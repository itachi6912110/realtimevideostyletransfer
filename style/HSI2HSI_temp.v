==> flow/design.v <==
module HSI2HSI_temp(
	clk,
	rst,
	iH,
	iS,
	iI,
	sw1,
	sw2,
	sw3,
	sw4,
	oH,
	oS,
	oI
);
input               clk;
input               rst;
input		[8:0]	iH;
input		[7:0]	iS;
input		[7:0]	iI;
input               sw1;
input               sw2;
input               sw3;
input               sw4;
output      [8:0]   oH;
output      [7:0]   oS;
output      [7:0]   oI;
reg [8:0] oH_r, oH_w;
reg [7:0] oS_r, oS_w;
reg [7:0] oI_r, oI_w;
wire [8:0] iH2,iH3;
assign oH = oH_r; 
assign oS = oS_r;
assign oI = oI_r;
assign iH2 = (iH>=60)? iH-60 : iH+300;
assign iH3 = (iH>=300)?iH-300 : iH+60; 
always @(*) begin
	oI_w = iI;
	oS_w = iS;
	if({sw1,sw3,sw4}==3'b100) begin
		if(iH2<=180) begin
			oH_w = iH2 - (iH2 >> 2);
		end  
		else begin
			oH_w = iH2 + ((360-iH2) >> 2);
		end  
	end
	else if({sw1,sw3,sw4}==3'b101) begin
		if(iH2<=180) begin
			oH_w = iH2 - (iH2 >> 1);
		end  
		else begin
			oH_w = iH2 + ((360-iH2) >> 1);
		end  
	end
	else if({sw1,sw3,sw4}==4'b110) begin
		if(iH2<=180) begin
			oH_w = iH2 + ((180-iH2) >> 2);
		end  
		else begin
			oH_w = iH2 - ((iH2-180) >> 2);
		end  
	end
	else if({sw1,sw3,sw4}==3'b111) begin
		if(iH2<=180) begin
			oH_w = iH2 + ((180-iH2) >> 1);
		end  
		else begin
			oH_w = iH2 - ((iH2-180) >> 1);
		end  
	end
	else begin
		if({sw2,sw3,sw4}==3'b100) begin
			if(iH3<=180) begin
				oH_w = iH3 - (iH3 >> 2);
			end  
			else begin
				oH_w = iH3 + ((360-iH3) >> 2);
			end  
		end
		else if({sw2,sw3,sw4}==3'b101) begin
			if(iH3<=180) begin
				oH_w = iH3 - (iH3 >> 1);
			end  
			else begin
				oH_w = iH3 + ((360-iH3) >> 1);
			end  
		end
		else if({sw2,sw3,sw4}==3'b110) begin
			if(iH3<=180) begin
				oH_w = iH3 + ((180-iH3) >> 2);
			end  
			else begin
				oH_w = iH3 - ((iH3-180) >> 2);
			end  
		end
		else if({sw2,sw3,sw4}==3'b111) begin
			if(iH3<=180) begin
				oH_w = iH3 + ((180-iH3) >> 1);
			end  
			else begin
				oH_w = iH3 - ((iH3-180) >> 1);
			end  
		end
		else begin
			oH_w = iH;
		end
	end 
end
always @(posedge clk or negedge rst) begin
	if(~rst) begin
		oH_r <= 0;
		oS_r <= 0;
		oI_r <= 0;
	end 
	else begin
		oS_r <= oS_w;
		oI_r <= oI_w;
		if({sw1,sw2}==2'b10)begin
			if(oH_w>=300)begin
				oH_r <= oH_w - 300;
			end  
			else begin
				oH_r <= oH_w + 60;
			end  
		end  
		else if({sw1,sw2}==2'b01)begin
			if(oH_w<300)begin
				oH_r <= oH_w + 300;
			end  
			else begin
				oH_r <= oH_w - 60;
			end  
		end  
		else begin
			oH_r <= iH;
		end  
	end
end
endmodule  
# Reports on HSI2HSI_temp
# What the tools print for HSI2HSI_temp, step after step.
# Lines are those of the file above, counted from 1.
# Library cell names are shortened.
# A cell with -- has no value.
dict set report design {
  top_module {HSI2HSI_temp}
  clock {clk}
  library {sky130hd}
  lib_corner {tt_025C_1v80}
}

# Word-level counts
# Source: Yosys, flattened and elaborated, memories not mapped. Widths are those after wreduce; folded enables and synchronous resets count as part of the registers. Registers that Yosys merges into a memory's read port (data or address) are not register bits. Print and check cells do not count. Equal cells are merged and count once.
dict set report word_totals {
  reg_bits 25
  inputBits 31
  wordCells 71
  output_inout_bits 25
}
dict set report op_classes {
  eq_ne 10
  n_mux 22
  n_cmp 6
  addsub 30
}
# operator count
set ops {}
lappend ops {{two-way mux 9 bit} 22}
lappend ops {{adder 9 bit} 8}
lappend ops {{subtractor 9 bit} 4}
lappend ops {{== test 3 bit (second input constant)} 8}
lappend ops {{subtractor 8 x 9 -> 10 bit (first input constant)} 2}
lappend ops {{subtractor 9 x 8 -> 10 bit (second input constant)} 2}
lappend ops {{subtractor 9 x 9 -> 10 bit (first input constant)} 2}
lappend ops {{adder 9 x 6 -> 9 bit (second input constant)} 2}
lappend ops {{subtractor 9 x 6 -> 9 bit (second input constant)} 2}
lappend ops {{subtractor 9 x 7 -> 9 bit} 2}
lappend ops {{subtractor 9 x 8 -> 9 bit} 2}
lappend ops {{less-or-equal comparator 9 x 8 -> 1 bit (second input constant)} 2}
lappend ops {{adder 9 bit (second input constant)} 2}
lappend ops {{subtractor 9 bit (second input constant)} 2}
lappend ops {{>= comparator 9 bit (second input constant)} 2}
lappend ops {{>= comparator 9 x 6 -> 1 bit (second input constant)} 1}
lappend ops {{less-than comparator 9 bit (second input constant)} 1}
lappend ops {{== test 2 x 1 -> 1 bit (second input constant)} 1}
lappend ops {{== test 2 bit (second input constant)} 1}

# Depth
# Yosys ltp: most cells in a row. Word level: on the elaborated netlist, between registers, memories and ports. Mapped: between sequential cells and ports; inverters and the memories' decode and read muxes count.
dict set report depth {
  ltp_word 17
  ABC_AREA 0
  ltp_mapped 39
  mapped_depth_nobuf 33
}

# Synthesis result
# The flow's flattened synthesis, as Yosys stat reports it; memories are mapped. The netlist is that of the ABC_AREA named above (0 if unset); the other value can give another one.
# Totals and module areas in this step are rounded.
dict set report synth_totals {
  cell_count 1168
  mapped_area_um2 8310
  flip_flops 25
  buffers 64
}
# cell count type_area_um2
set types {}
lappend types {ha_1 94 1.18E+03}
lappend types {xnor2_1 85 744.464}
lappend types {dfrtp_1 25 625.6}
lappend types {a21oi_1 91 455.437}
lappend types {nand2_1 110 412.896}
lappend types {o21ai_0 80 400.384}
lappend types {nor2_1 102 382.867}
lappend types {xor2_1 30 262.752}
lappend types {inv_1 48 180.173}
lappend types {mux2i_1 18 180.173}
lappend types {fa_1 8 160.154}
lappend types {nor3_1 32 160.154}
lappend types {a21o_1 20 150.144}
lappend types {clkbuf_1 37 138.883}
lappend types {nand3_1 27 135.13}
lappend types {a211oi_1 17 127.622}
lappend types {o211ai_1 16 120.115}
lappend types {o21a_1 16 120.115}
# Not listed: further types 79, cells in them 312.

# Worst setup path after synthesis
# Path of least setup slack by OpenSTA after synthesis, without wires, with an ideal clock, recovery checks aside; 20% of the period is set as input and as output delay. Where synthesis merged equal registers, the netlist keeps one of their names.
dict set report synth_timing {
  path_type {in2reg}
  startpoint {input port iH[2]}
  endpoint {register oH_r[7]}
  t_arrival_ns 9.786
  path_buffers 8
  launch_ns 2.520
  required_time_ns 12.458
  driving_pins 36
  path_delay_ns 7.408
  clock_period_ns 12.6
  path_slack_ns 2.672
  synth_period_reached_ns 9.928
}
# "path_delay_ns" = arrival - input delay + setup time.
# "driving_pins" counts driving pins, that of a launching flip-flop among them; a cell with two outputs on the path counts twice.
# "synth_period_reached_ns" = period - worst setup slack (recovery checks aside). The figure is calculated, with input and output delays left at 20% of the set period.
# The rows between start and end are the longest chain of elaborated cells between them; the timing report does not say that the signal goes this way. Where chains are equally long, one stands for them.
# Each line given opens the expression or statement behind the cell; cells for indexed reads and writes are added by Yosys, which also makes memories of some case tables.
# A register here has more assigning lines than the two given.
dict set report synth_via {
  cell_sequence {clkbuf_1 > buf_2 > buf_1 > inv_1 > ha_1 > clkbuf_1 > nor3_1 > or2_2 > clkbuf_1 > inv_1 > ha_1 > clkbuf_1 > a21oi_1 > nand4_4 > and2_1 > buf_2 > clkbuf_1 > o21ai_0 > ha_1 > inv_1 > fa_1 > nand2b_1 > a21oi_1 > o32ai_1 > a2111oi_0 > o211ai_1 > or2_2 > a21oi_1 > nand2_1 > nand3_2 > inv_1 > ha_1 > a41o_1 > a21oi_1 > mux2i_1 > a211oi_1}
  elab_chain_cells 17
  cone_cells 58
}
# element line_no
set synth_rtl {}
lappend synth_rtl {{start, declared} 17} ;# input [8:0] iH;
lappend synth_rtl {{>= comparator 9 bit} 35} ;# assign iH3 = (iH>=300)?iH-300 : iH+60;
lappend synth_rtl {{two-way mux 9 bit} 35}
lappend synth_rtl {{subtractor 9 x 8 -> 10 bit} 101} ;# oH_w = iH3 - ((iH3-180) >> 1);
lappend synth_rtl {{subtractor 9 bit} 101}
lappend synth_rtl {{two-way mux 9 bit} 97} ;# if(iH3<=180) begin
lappend synth_rtl {{two-way mux 9 bit} 96} ;# else if({sw2,sw3,sw4}==3'b111) begin
lappend synth_rtl {{two-way mux 9 bit} 88} ;# else if({sw2,sw3,sw4}==3'b110) begin
lappend synth_rtl {{[3 not listed]} --}
lappend synth_rtl {{two-way mux 9 bit} 55} ;# else if({sw1,sw3,sw4}==4'b110) begin
lappend synth_rtl {{two-way mux 9 bit} 47} ;# else if({sw1,sw3,sw4}==3'b101) begin
lappend synth_rtl {{two-way mux 9 bit} 39} ;# if({sw1,sw3,sw4}==3'b100) begin
lappend synth_rtl {{subtractor 9 x 6 -> 9 bit} 131} ;# oH_r <= oH_w - 60;
lappend synth_rtl {{two-way mux 9 bit} 127} ;# if(oH_w<300)begin
lappend synth_rtl {{two-way mux 9 bit} 126} ;# else if({sw1,sw2}==2'b01)begin
lappend synth_rtl {{two-way mux 9 bit} 118} ;# if({sw1,sw2}==2'b10)begin
lappend synth_rtl {{end, assigned} 120} ;# oH_r <= oH_w - 300;
lappend synth_rtl {{end, assigned} 123} ;# oH_r <= oH_w + 60;
lappend synth_rtl {{end, declared} 27} ;# reg [8:0] oH_r, oH_w;

# Path in the finished layout
# Path of least setup slack in the final report of run 2 (OpenROAD, finished layout, wires in). Where an end is a register, its clock arrival counts in the times.
dict set report layout_timing {
  path_type {in2reg}
  startpoint {input port iH[3]}
  endpoint {register oH_r[6]}
  path_slack_ns 0.11
  launch_ns 1.56
  required_time_ns 7.95
  path_buffers 6
  clock_period_ns 7.81
  t_arrival_ns 7.84
  driving_pins 33
}
# The rows between start and end are the longest chain of elaborated cells between them; the timing report does not say that the signal goes this way. Where chains are equally long, one stands for them.
# A register here has more assigning lines than the two given.
dict set report layout_via {
  cell_sequence {clkbuf_2 > buf_4 > buf_4 > buf_6 > a21o_1 > o2111ai_2 > o211a_4 > ha_2 > nor2b_4 > o21ai_0 > o32a_1 > a2111oi_4 > buf_4 > o31ai_2 > a31oi_1 > xor2_1 > ha_2 > o21a_1 > o21a_1 > o22ai_2 > xor2_1 > buf_4 > a22oi_1 > o21ai_1 > nor4_1 > nand4_1 > nand4b_4 > nand3_4 > xnor2_2 > ha_2 > a31oi_4 > xor2_1 > a222oi_1}
  elab_chain_cells 17
  cone_cells 58
}
# element line_no
set layout_rtl {}
lappend layout_rtl {{start, declared} 17} ;# input [8:0] iH;
lappend layout_rtl {{>= comparator 9 bit} 35} ;# assign iH3 = (iH>=300)?iH-300 : iH+60;
lappend layout_rtl {{two-way mux 9 bit} 35}
lappend layout_rtl {{subtractor 9 x 8 -> 10 bit} 101} ;# oH_w = iH3 - ((iH3-180) >> 1);
lappend layout_rtl {{subtractor 9 bit} 101}
lappend layout_rtl {{two-way mux 9 bit} 97} ;# if(iH3<=180) begin
lappend layout_rtl {{two-way mux 9 bit} 96} ;# else if({sw2,sw3,sw4}==3'b111) begin
lappend layout_rtl {{two-way mux 9 bit} 88} ;# else if({sw2,sw3,sw4}==3'b110) begin
lappend layout_rtl {{[3 not listed]} --}
lappend layout_rtl {{two-way mux 9 bit} 55} ;# else if({sw1,sw3,sw4}==4'b110) begin
lappend layout_rtl {{two-way mux 9 bit} 47} ;# else if({sw1,sw3,sw4}==3'b101) begin
lappend layout_rtl {{two-way mux 9 bit} 39} ;# if({sw1,sw3,sw4}==3'b100) begin
lappend layout_rtl {{subtractor 9 x 6 -> 9 bit} 131} ;# oH_r <= oH_w - 60;
lappend layout_rtl {{two-way mux 9 bit} 127} ;# if(oH_w<300)begin
lappend layout_rtl {{two-way mux 9 bit} 126} ;# else if({sw1,sw2}==2'b01)begin
lappend layout_rtl {{two-way mux 9 bit} 118} ;# if({sw1,sw2}==2'b10)begin
lappend layout_rtl {{end, assigned} 120} ;# oH_r <= oH_w - 300;
lappend layout_rtl {{end, assigned} 123} ;# oH_r <= oH_w + 60;
lappend layout_rtl {{end, declared} 27} ;# reg [8:0] oH_r, oH_w;

# Settings and measured results of 2 stored flow runs for module HSI2HSI_temp (sky130hd), not sorted in any way. The constraints put input and output delay at 20% of the set period each and load the outputs with 0.01 pF.
# "worst_path_ns" means the part of the period allowed to the worst setup path (the constraints hold back 20% at inputs and 20% at outputs) less its slack; where the path has registers, the arrival times of their clocks count too.
# Results are given in rounded form.
run="run 1" settings period_ns=12.6 CORE_UTILIZATION=53 SETUP_SLACK_MARGIN=2.35 CORE_ASPECT_RATIO=1.14 CORE_MARGIN=8 CELL_PAD_IN_SITES_GLOBAL_PLACEMENT=0 CELL_PAD_IN_SITES_DETAIL_PLACEMENT=2 GPL_TIMING_DRIVEN=1 CTS_CLUSTER_SIZE=67 CTS_CLUSTER_DIAMETER=293 CAP_MARGIN=10 SLEW_MARGIN=10 MAX_ROUTING_LAYER="met5"
run="run 1" outcome="unfinished; error DPL-0033 in placement"
run="run 2" settings period_ns=7.81 CORE_UTILIZATION=30 PLACE_DENSITY_LB_ADDON=0.11 HOLD_SLACK_MARGIN=0.19 TNS_END_PERCENT=15 ABC_AREA=0 GPL_TIMING_DRIVEN=1 GPL_ROUTABILITY_DRIVEN=0 CTS_CLUSTER_SIZE=21 CTS_CLUSTER_DIAMETER=254 MIN_ROUTING_LAYER="met2" MAX_ROUTING_LAYER="met5" CAP_MARGIN=20 CORE_MARGIN=2 SLEW_MARGIN=20
run="run 2" results worst_path_ns=6.14 worst_path_kind="in2reg" die_area_um2=29100 yosys_chip_area_um2=8310 final_stdcell_area_um2=12600 timing.setup.ws_ns=0.106 util_frac=0.465
